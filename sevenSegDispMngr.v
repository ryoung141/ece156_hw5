==> flow/design.v <==
module segDecoder(control, display);
input [0:3] control;
output reg [0:6] display;
always @ (control[0] or control[1] or control[2] or control[3])
begin
	case({control[0], control[1], control[2], control[3]})
		4'd0 : display = 7'd63;
		4'd1 : display = 7'd48;
		4'd2 : display = 7'd109;
		4'd3 : display = 7'd121;
		4'd4 : display = 7'd51;
		4'd5 : display = 7'd91;
		4'd6 : display = 7'd95;
		4'd7 : display = 7'd112;
		4'd8 : display = 7'd127;
		4'd9 : display = 7'd123;
		4'd10 : display = 7'd119;
		4'd11 : display = 7'd31;
		4'd12 : display = 7'd78;
		4'd13 : display = 7'd61;
		4'd14 : display = 7'd79;
		4'd15 : display = 7'd71;
	endcase
end
endmodule
module sevenSegDispMngr( clk, reset, apple, banana, carrot, date, error, credit, digit1, digit0);
input clk, reset;
input apple, banana, carrot, date, error;
input [7:0] credit;
output [6:0] digit1 , digit0;
reg [2:0] counter;
reg [3:0] control;
segDecoder digital1(control, digit1);
segDecoder digital0(control, digit0);
always@(posedge clk)  
begin
if(counter == 0)
  begin
  control <= credit [7:4];
  control <= credit [3:0];
end
else if(apple)
  begin
  control <= 10;
  counter <= 6;
end
else if(banana)
  begin
  control <= 11;
  counter <= 6;
end
else if(carrot)
  begin
  control <= 12;
  counter <= 6;
end
else if(date)
  begin
  control <= 13;
  counter <= 6;
end
else if(error)
  begin
  control <= 14;
  counter <= 6;
end
else
  counter <= counter - 1;
end
endmodule
# ---- From RTL to reports: sevenSegDispMngr
# Tool output for the design above, in the order of the flow.
# Line numbers count from 1 in the design file above.
# Operators: Yosys type, input widths -> output width; for muxes data width and select width s.
# A cell with -- has no value.
dict set report design {
  design {sevenSegDispMngr}
  clock_port {clk}
  cell_library {sky130hd}
  pvt_corner {tt_025C_1v80}
}

# ---- Word-level counts
# Counts by Yosys on the flattened word-level netlist (proc, flatten, opt, wreduce; memories kept). Print and check cells are left out.
# Memory sizes are those after Yosys's memory passes, which may raise the word count (mostly to a power of two), join words into wider ones and drop unused or constant bits.
dict set report op_classes {
  addsub 1
  muxes 8
  n_reduce_logical 3
}
# cell count
set op_table {}
lappend op_table {{$mux 4} 8}
lappend op_table {{$reduce_bool 6->1} 1}
lappend op_table {{$reduce_or 5->1} 1}
lappend op_table {{$sub 3x1->3 const B} 1}
lappend op_table {{$logic_not 3->1} 1}
dict set report word_totals {
  register_bits 7
  mem_bits_ro 224
  clocked_rd_ports_x_width 14
  n_memories 2
  inputBits 15
  output_inout_bits 14
  word_cells 16
}
# name words width rd write_ports line_no
set mem_list {}
lappend mem_list {{(name not given)} 16 7 1 0 6} ;# case({control[0], control[1], control[2], control[3]})
lappend mem_list {{(name not given)} 16 7 1 0 6}

# ---- Logic depth
# Yosys ltp: most cells in a row. Word level: on the elaborated netlist, between registers, memories and ports. Mapped: between sequential cells and ports; inverters and the memories' decode and read muxes count.
dict set report logic_depth {
  depth_word 7
  ABC_AREA 0
  depth_mapped 11
  ltp_nobuf 11
}

# ---- Netlist
# The flow's flattened synthesis, as Yosys stat reports it; memories are mapped. The netlist is that of the ABC_AREA named above (0 if unset); the other value can give another one.
# The area totals of this step are shown rounded.
dict set report mapped {
  stdcells 88
  yosys_area_mm2 0.000901
  seq_area_mm2 0.00035
  ff_cells 14
  buf_cells 11
}
# cell_type count area_total_um2
set by_type {}
lappend by_type {sky130_fd_sc_hd__edfxtp_1 7 210.202}
lappend by_type {sky130_fd_sc_hd__dfxtp_1 7 140.134}
lappend by_type {sky130_fd_sc_hd__ha_1 9 112.608}
lappend by_type {sky130_fd_sc_hd__buf_4 7 52.55}
lappend by_type {sky130_fd_sc_hd__mux2i_1 5 50.048}
lappend by_type {sky130_fd_sc_hd__mux2_2 3 33.782}
lappend by_type {sky130_fd_sc_hd__inv_1 8 30.029}
lappend by_type {sky130_fd_sc_hd__buf_6 2 22.522}
lappend by_type {sky130_fd_sc_hd__nor2_1 5 18.768}
lappend by_type {sky130_fd_sc_hd__o21ai_4 1 16.266}
lappend by_type {sky130_fd_sc_hd__a211oi_1 2 15.014}
lappend by_type {sky130_fd_sc_hd__a22oi_1 2 15.014}
lappend by_type {sky130_fd_sc_hd__nand2_1 4 15.014}
lappend by_type {sky130_fd_sc_hd__nor3_1 3 15.014}
lappend by_type {sky130_fd_sc_hd__nor3b_1 2 15.014}
lappend by_type {sky130_fd_sc_hd__a31oi_1 2 12.512}
lappend by_type {sky130_fd_sc_hd__or3_4 1 11.261}
lappend by_type {sky130_fd_sc_hd__buf_2 2 10.01}
# Not listed: further types 14, cells in them 16.
# By module: a second synthesis without flattening, with its own total; a netlist apart from the flattened one above.
dict set report hier_totals {
  hier_cells 94
  hier_area_mm2 0.000968
}
# Each row is one instance without its submodules.
# module instances cells mod_area_mm2 seq_area_mm2
set by_module {}
lappend by_module {segDecoder 2 32 0.000303 0}
lappend by_module {sevenSegDispMngr 1 30 0.000363 0.00021}

# ---- Path before layout
# Source: OpenSTA report_checks on the synthesized netlist (no wires, ideal clock, input and output delay 20% of the period each), path of least setup slack; recovery checks are left aside. Register names are those of the netlist, which keeps one name where synthesis merged equal registers.
dict set report synth_timing {
  path_kind {input-to-reg}
  startpoint {input port banana}
  endpoint {register (name not given)}
  clock_period_ns 2.41
  in_delay_ns 0.482
  setup_ns 0.121
  t_first_pin_ns 0.482
  arrival_ns 2.324
  required_time_ns 2.289
  setup_slack_ns -0.035
  delay_ns 1.963
  path_stages 8
  n_path_buf 2
  synth_period_reached_ns 2.445
}
# "delay_ns" = arrival - input delay + setup time.
# "path_stages" counts driving pins, that of a launching flip-flop among them; a cell with two outputs on the path counts twice.
# "synth_period_reached_ns" = period - worst setup slack (recovery checks aside). The figure is calculated, with input and output delays left at 20% of the set period.
# The rows between start and end are the longest chain of elaborated cells between them; the timing report does not say that the signal goes this way. Where chains are equally long, one stands for them.
# Each line given opens the expression or statement behind the cell; cells for indexed reads and writes are added by Yosys, which also makes memories of some case tables.
dict set report synth_via {
  cell_sequence {sky130_fd_sc_hd__or2_2 > sky130_fd_sc_hd__buf_2 > sky130_fd_sc_hd__or3_1 > sky130_fd_sc_hd__buf_6 > sky130_fd_sc_hd__a31oi_1 > sky130_fd_sc_hd__ha_1 > sky130_fd_sc_hd__mux2i_1 > sky130_fd_sc_hd__mux2_2}
  elab_chain_len 4
  cone_cells 5
  lines_between 3
  classes_between {4 x mux; 1 x reduce/logical}
}
# item line_no
set synth_rtl {}
lappend synth_rtl {{from (decl)} 28} ;# input apple, banana, carrot, date, error;
lappend synth_rtl {{$mux 4} 47} ;# else if(banana)
lappend synth_rtl {{$mux 4} 42} ;# else if(apple)
lappend synth_rtl {{$mux 4} 37} ;# if(counter == 0)
lappend synth_rtl {{$mux 4} --}

# ---- Path in the finished layout
# Path of least setup slack in the final report of flow run 1 (OpenROAD, finished layout, wires in). Where an end is a register, its clock arrival counts in the times.
dict set report layout_timing {
  path_kind {input-to-reg}
  startpoint {input port carrot}
  endpoint {register (name not given)}
  clock_period_ns 3.25
  in_delay_ns 0.65
  setup_ns 0.10
  t_first_pin_ns 0.65
  arrival_ns 3.09
  required_time_ns 3.42
  setup_slack_ns 0.33
  path_stages 9
  n_path_buf 2
}
# The rows between start and end are the longest chain of elaborated cells between them; the timing report does not say that the signal goes this way. Where chains are equally long, one stands for them.
dict set report layout_via {
  cell_sequence {sky130_fd_sc_hd__clkdlybuf4s50_1 > sky130_fd_sc_hd__or3_4 > sky130_fd_sc_hd__or3_1 > sky130_fd_sc_hd__buf_6 > sky130_fd_sc_hd__o22a_1 > sky130_fd_sc_hd__inv_1 > sky130_fd_sc_hd__ha_1 > sky130_fd_sc_hd__mux2i_1 > sky130_fd_sc_hd__mux2_2}
  elab_chain_len 5
  cone_cells 6
  lines_between 4
  classes_between {5 x mux; 1 x reduce/logical}
}
# item line_no
set layout_rtl {}
lappend layout_rtl {{from (decl)} 28} ;# input apple, banana, carrot, date, error;
lappend layout_rtl {{$mux 4} 52} ;# else if(carrot)
lappend layout_rtl {{$mux 4} 47} ;# else if(banana)
lappend layout_rtl {{$mux 4} 42} ;# else if(apple)
lappend layout_rtl {{$mux 4} 37} ;# if(counter == 0)
lappend layout_rtl {{$mux 4} --}

Measured results for sevenSegDispMngr: 2 stored runs of the Yosys and OpenROAD flow on sky130hd. The settings differ; the order carries no meaning. The constraints put input and output delay at 20% of the set period each and load the outputs with 0.01 pF.
"achieved_period_ns" means the clock period less the worst setup slack. The figure is calculated, with input and output delays left at 20% of the set period.
"timing.worst_path_ns": the worst setup path's part of the clock period (all of it between registers, 20% less for each end at a port) less its slack. A launch clock that arrives late makes it longer, a capture clock that arrives late makes it shorter.
"totalPower_w" rests on the timing tool's default activity at the inputs, not on a simulated workload.
Results are given in rounded form.

[flow] flow run 1: files
==> flow/run.sh <==
#!/bin/bash
# the make line also repeats the synthesis and layout settings of config.mk as NAME=value (left out here)
make -C /OpenROAD-flow-scripts/flow DESIGN_CONFIG=/design/flow/config.mk WORK_HOME=/design/flow/orfs CLKGATE_MAP_FILE= finish
==> flow/config.mk <==
export PLATFORM = sky130hd
export DESIGN_NAME = sevenSegDispMngr
export DESIGN_NICKNAME = sevenSegDispMngr
export VERILOG_FILES = /design/flow/design.v
export SDC_FILE = /design/flow/constraint.sdc
export NUM_CORES = 4
export LEC_CHECK = 0
export CAP_MARGIN = 20
export CORE_MARGIN = 2
export CORE_UTILIZATION = 40
export CTS_CLUSTER_DIAMETER = 359
export GPL_TIMING_DRIVEN = 0
export MAX_ROUTING_LAYER = met5
export PLACE_DENSITY = 0.48
export SLEW_MARGIN = 20
export TNS_END_PERCENT = 20
==> flow/constraint.sdc <==
create_clock -name core_clock -period 3.25 [get_ports {clk}]
set_input_delay 0.6500 -clock core_clock [delete_from_list [all_inputs] [get_ports {clk}]]
set_output_delay 0.6500 -clock core_clock [all_outputs]
set_load 0.01 [all_outputs]

[flow] flow run 1: metrics
[metrics] die_mm2 = 0.00265
[metrics] fin_ws_ns = 0.331
[metrics] achieved_period_ns = 2.919
[metrics] yosys.chip_area_mm2 = 0.000901
[metrics] worst_hold_slack_ns = 0.572
[metrics] totalPower_w = 0.00041
[metrics] timing.worst_path_ns = 2.27
[metrics] critical_path_type = input-to-reg
[metrics] setup_tns_ns = 0.000
[metrics] layout_utilization_pct = 55.7
[metrics] stdcell_area_mm2 = 0.00121

[flow] flow run 2: files
==> flow/run.sh <==
#!/bin/bash
# the make line also repeats the synthesis and layout settings of config.mk as NAME=value (left out here)
make -C /OpenROAD-flow-scripts/flow DESIGN_CONFIG=/design/flow/config.mk WORK_HOME=/design/flow/orfs CLKGATE_MAP_FILE= finish
==> flow/config.mk <==
export PLATFORM = sky130hd
export DESIGN_NAME = sevenSegDispMngr
export DESIGN_NICKNAME = sevenSegDispMngr
export VERILOG_FILES = /design/flow/design.v
export SDC_FILE = /design/flow/constraint.sdc
export NUM_CORES = 4
export LEC_CHECK = 0
export CAP_MARGIN = 20
export CORE_MARGIN = 2
export CORE_UTILIZATION = 40
export SETUP_SLACK_MARGIN = 0.66
export SLEW_MARGIN = 20
==> flow/constraint.sdc <==
create_clock -name core_clock -period 2.57 [get_ports {clk}]
set_input_delay 0.5140 -clock core_clock [delete_from_list [all_inputs] [get_ports {clk}]]
set_output_delay 0.5140 -clock core_clock [all_outputs]
set_load 0.01 [all_outputs]

[flow] flow run 2: metrics
[metrics] die_mm2 = 0.00265
[metrics] fin_ws_ns = 0.376
[metrics] achieved_period_ns = 2.194
[metrics] yosys.chip_area_mm2 = 0.000901
[metrics] worst_hold_slack_ns = 0.681
[metrics] totalPower_w = 0.000546
[metrics] timing.worst_path_ns = 1.68
[metrics] critical_path_type = input-to-reg
[metrics] setup_tns_ns = 0.000
[metrics] layout_utilization_pct = 66.1
[metrics] stdcell_area_mm2 = 0.00144
