==> flow/design.v <==
module piggyBank(clk, reset, penny, nickel, dime, quarter, apple, banana, carrot, date, credit);
input clk, reset; 
input penny, nickel, dime, quarter;
input apple, banana, carrot, date;
output reg [7:0] credit;
reg [7:0] tmp;  
always@(posedge clk)
begin
	if(reset)
		tmp <= 8'b00000000;
	else if(penny || nickel || dime || quarter)
		tmp <= tmp + penny + (nickel * 5) + (dime * 10) + (25 * quarter);
	else if( apple || banana || carrot || date)
		tmp <= tmp - (apple * 75) - (20 * banana) - (30 * carrot) - (40 * date);
	end
always @* begin 	
credit = tmp;
end
endmodule 
From RTL to reports: piggyBank:

What the tools print for piggyBank, step after step.
Line numbers count from 1 in the design file above.
Operators carry their Yosys type and port widths (W data, S select, Z words).
Cell names lack the library's common part.
A cell with -- has no value.

* top: piggyBank
* clock: clk
* standard-cell library: sky130hd
* timing corner: tt_025C_1v80

Word-level counts:

Yosys after proc, flatten, opt, wreduce and memory -nomap, before mapping. Memory bits, and registers merged into a memory's read port (data or address), are not among the register bits. Print and check cells are not counted. Equal cells are merged and count once.

* bits in registers: 8
* output and inout bits: 8
* word-level cells: 25

* add/sub/neg operators: 8
* $mul: 7
* muxes and demuxes: 2
* reduce/logical cells: 7

Operator list (count)
* $sub A8 B7 Y8: 2
* $sub A8 B8 Y8: 2
* $mux W8: 2
* $mul A1 B3 Y4 const B: 2
* $mul A1 B7 Y8 const B: 1
* $mul A3 B1 Y4 const A: 2
* $add A8 B1 Y8: 1
* $add A8 B4 Y8: 1
* $add A8 B5 Y8: 1
* $add A8 B6 Y8: 1
* $logic_or A1 B1 Y1: 6
* $mul A5 B1 Y6 const A: 1
* $mul A4 B1 Y5 const A: 1
* $reduce_bool A2 Y1: 1

Logic depth:

Depth = most cells in a row (Yosys ltp): at word level without a register or memory, in the mapped netlist without a sequential cell, where the memories' decode and read muxes count.

* depth after elaboration: 7
* ABC_AREA: 0
* depth in mapped cells: 11

Synthesis result:

Source: synth_stat.txt of the flow (Yosys; design flattened, memories mapped). It holds for the ABC_AREA given above (unset counts as 0); a run with the other value may have another netlist.

Cells by type (count)
* ha_1: 28
* fa_1: 9
* dfxtp_1: 8
* inv_1: 26
* xnor2_1: 9
* nand2_1: 12
* a21oi_1: 8
* a211oi_1: 4
* o211ai_1: 4
* xor2_1: 3
* a21o_1: 3
* nor2_1: 6
* nor4_4: 1
* nand3_1: 3
* o21ai_0: 3
* o21ai_1: 3
* a31oi_1: 2
* nor4_2: 1

Not listed: further types 20, cells in them 20.

* mapped cells: 153
* chip area (Yosys): 0.0013388 mm^2
* flip-flop cells: 8
* buffer cells: 3

Worst setup path after synthesis:

OpenSTA on the mapped netlist: ideal clock, no wires. The path of least setup slack (recovery checks aside). Input and output delay are each 20% of the period. Register names are those of the netlist, which keeps one name where synthesis merged equal registers.

* kind: input -> register
* start point: in carrot
* end point: reg tmp[7]
* clock period: 3830 ps
* launch time at the first pin: 766 ps
* arrival time: 3277 ps
* data required time: 3710 ps
* path slack: 433 ps
* delay of the path: 2631 ps
* driving pins on the path: 9
* path buffers: 0
* synthesis period reached: 3397 ps

"delay of the path" is the arrival time less input delay plus setup time.
"driving pins on the path" counts driving pins, that of a launching flip-flop among them; a cell with two outputs on the path counts twice.
"synthesis period reached" is the clock period less the worst setup slack; recovery checks do not enter. This is arithmetic on one report: input and output delays are still those of the set period (20% each).
Between the ends stands the longest chain of elaborated cells between them, by number of cells; it is not shown to be the way that was timed. Of several equally long chains one is given.
Each line given opens the expression or statement behind the cell; cells for indexed reads and writes are added by Yosys, which also makes memories of some case tables.
At most two assigning lines are given for a register; there are more.

* path through: ha_1 > fa_1 > fa_1 > inv_1 > ha_1 > a21o_1 > a221o_1 > and4_1 > o31a_1
* length of the longest elaborated chain: 5

Ends and longest elaborated chain, after synthesis
* start: declaration: RTL line 4 `input apple, banana, carrot, date;`
* $mul A4 B1 Y5: RTL line 14 `tmp <= tmp - (apple * 75) - (20 * banana) - (30 * carrot) - (40 * date);`
* $sub A8 B7 Y8: RTL line 14
* $sub A8 B8 Y8: RTL line 14
* $mux W8: RTL line 13 `else if( apple || banana || carrot || date)`
* $mux W8: RTL line 11 `else if(penny || nickel || dime || quarter)`
* end: assignment: RTL line 12 `tmp <= tmp + penny + (nickel * 5) + (dime * 10) + (25 * quarter);`
* end: assignment: RTL line 14
* end: declaration: RTL line 6 `reg [7:0] tmp;`

Worst path after layout:

Path of least setup slack in the final report of job 2 (OpenROAD, finished layout, wires in). Where an end is a register, its clock arrival counts in the times.
The path's times are printed in steps of 10 ps; the period is the one set.

* kind: input -> register
* start point: in date
* end point: reg tmp[7]
* clock period: 4110 ps
* launch time at the first pin: 820 ps
* arrival time: 3200 ps
* data required time: 4260 ps
* path slack: 1060 ps
* driving pins on the path: 10
* path buffers: 1

Between the ends stands the longest chain of elaborated cells between them, by number of cells; it is not shown to be the way that was timed. Of several equally long chains one is given.
At most two assigning lines are given for a register; there are more.

* path through: buf_8 > ha_4 > fa_2 > fa_1 > inv_2 > ha_4 > a21o_1 > a221o_1 > and4_1 > o31a_1
* length of the longest elaborated chain: 4

Ends and longest elaborated chain, after layout
* start: declaration: RTL line 4 `input apple, banana, carrot, date;`
* $mul A3 B1 Y4: RTL line 14 `tmp <= tmp - (apple * 75) - (20 * banana) - (30 * carrot) - (40 * date);`
* $sub A8 B8 Y8: RTL line 14
* $mux W8: RTL line 13 `else if( apple || banana || carrot || date)`
* $mux W8: RTL line 11 `else if(penny || nickel || dime || quarter)`
* end: assignment: RTL line 12 `tmp <= tmp + penny + (nickel * 5) + (dime * 10) + (25 * quarter);`
* end: assignment: RTL line 14
* end: declaration: RTL line 6 `reg [7:0] tmp;`

piggyBank through Yosys and OpenROAD on sky130hd: 2 stored runs, unordered, with their settings and measured results. The constraints put input and output delay at 20% of the set period each and load the outputs with 0.01 pF.
"clock period achieved" means the clock period less the worst setup slack. The figure is calculated, with input and output delays left at 20% of the set period.
"critical setup path time" = time allowed to the worst setup path (clock period - input delay - output delay, where it has them) - its slack; a late launch clock adds to it, a late capture clock takes from it.
"power" is the tool's figure for a default switching activity; nothing was simulated.
"critical setup path time" is given in steps of 10 ps.

### Job 1

Settings: `period_ns=3.28`, `CORE_UTILIZATION=38`, `SETUP_SLACK_MARGIN=0.37`, `PLACE_DENSITY_LB_ADDON=0.28`, `CORE_ASPECT_RATIO=1.92`, `CORE_MARGIN=6`, `CELL_PAD_IN_SITES_DETAIL_PLACEMENT=2`, `ABC_AREA=1`, `GPL_TIMING_DRIVEN=1`, `GPL_ROUTABILITY_DRIVEN=0`, `CTS_CLUSTER_SIZE=60`, `CAP_MARGIN=5`, `MIN_ROUTING_LAYER=met2`, `MAX_ROUTING_LAYER=met4`, `SLEW_MARGIN=20`

Did not finish, clock tree synthesis stopped with DPL-0033.

### Job 2

Settings: `period_ns=4.11`, `SETUP_SLACK_MARGIN=1.08`, `CAP_MARGIN=20`, `CORE_MARGIN=2`, `CORE_UTILIZATION=40`, `SLEW_MARGIN=20`

- Clock period achieved: 3,049 ps
- Synthesized cell area: 0.0013388 mm^2
- Worst slack on setup checks: 1,061 ps
- Utilization: 0.532
- Post-route worst hold slack: 564 ps
- Critical setup path time: 2,230 ps
- Kind of the worst setup path: input -> register
- Standard-cell area of the final layout: 0.0017479 mm^2
- Overall die area: 0.0038254 mm^2
- Total negative slack: 0 ps
- Power: 1.083 mW
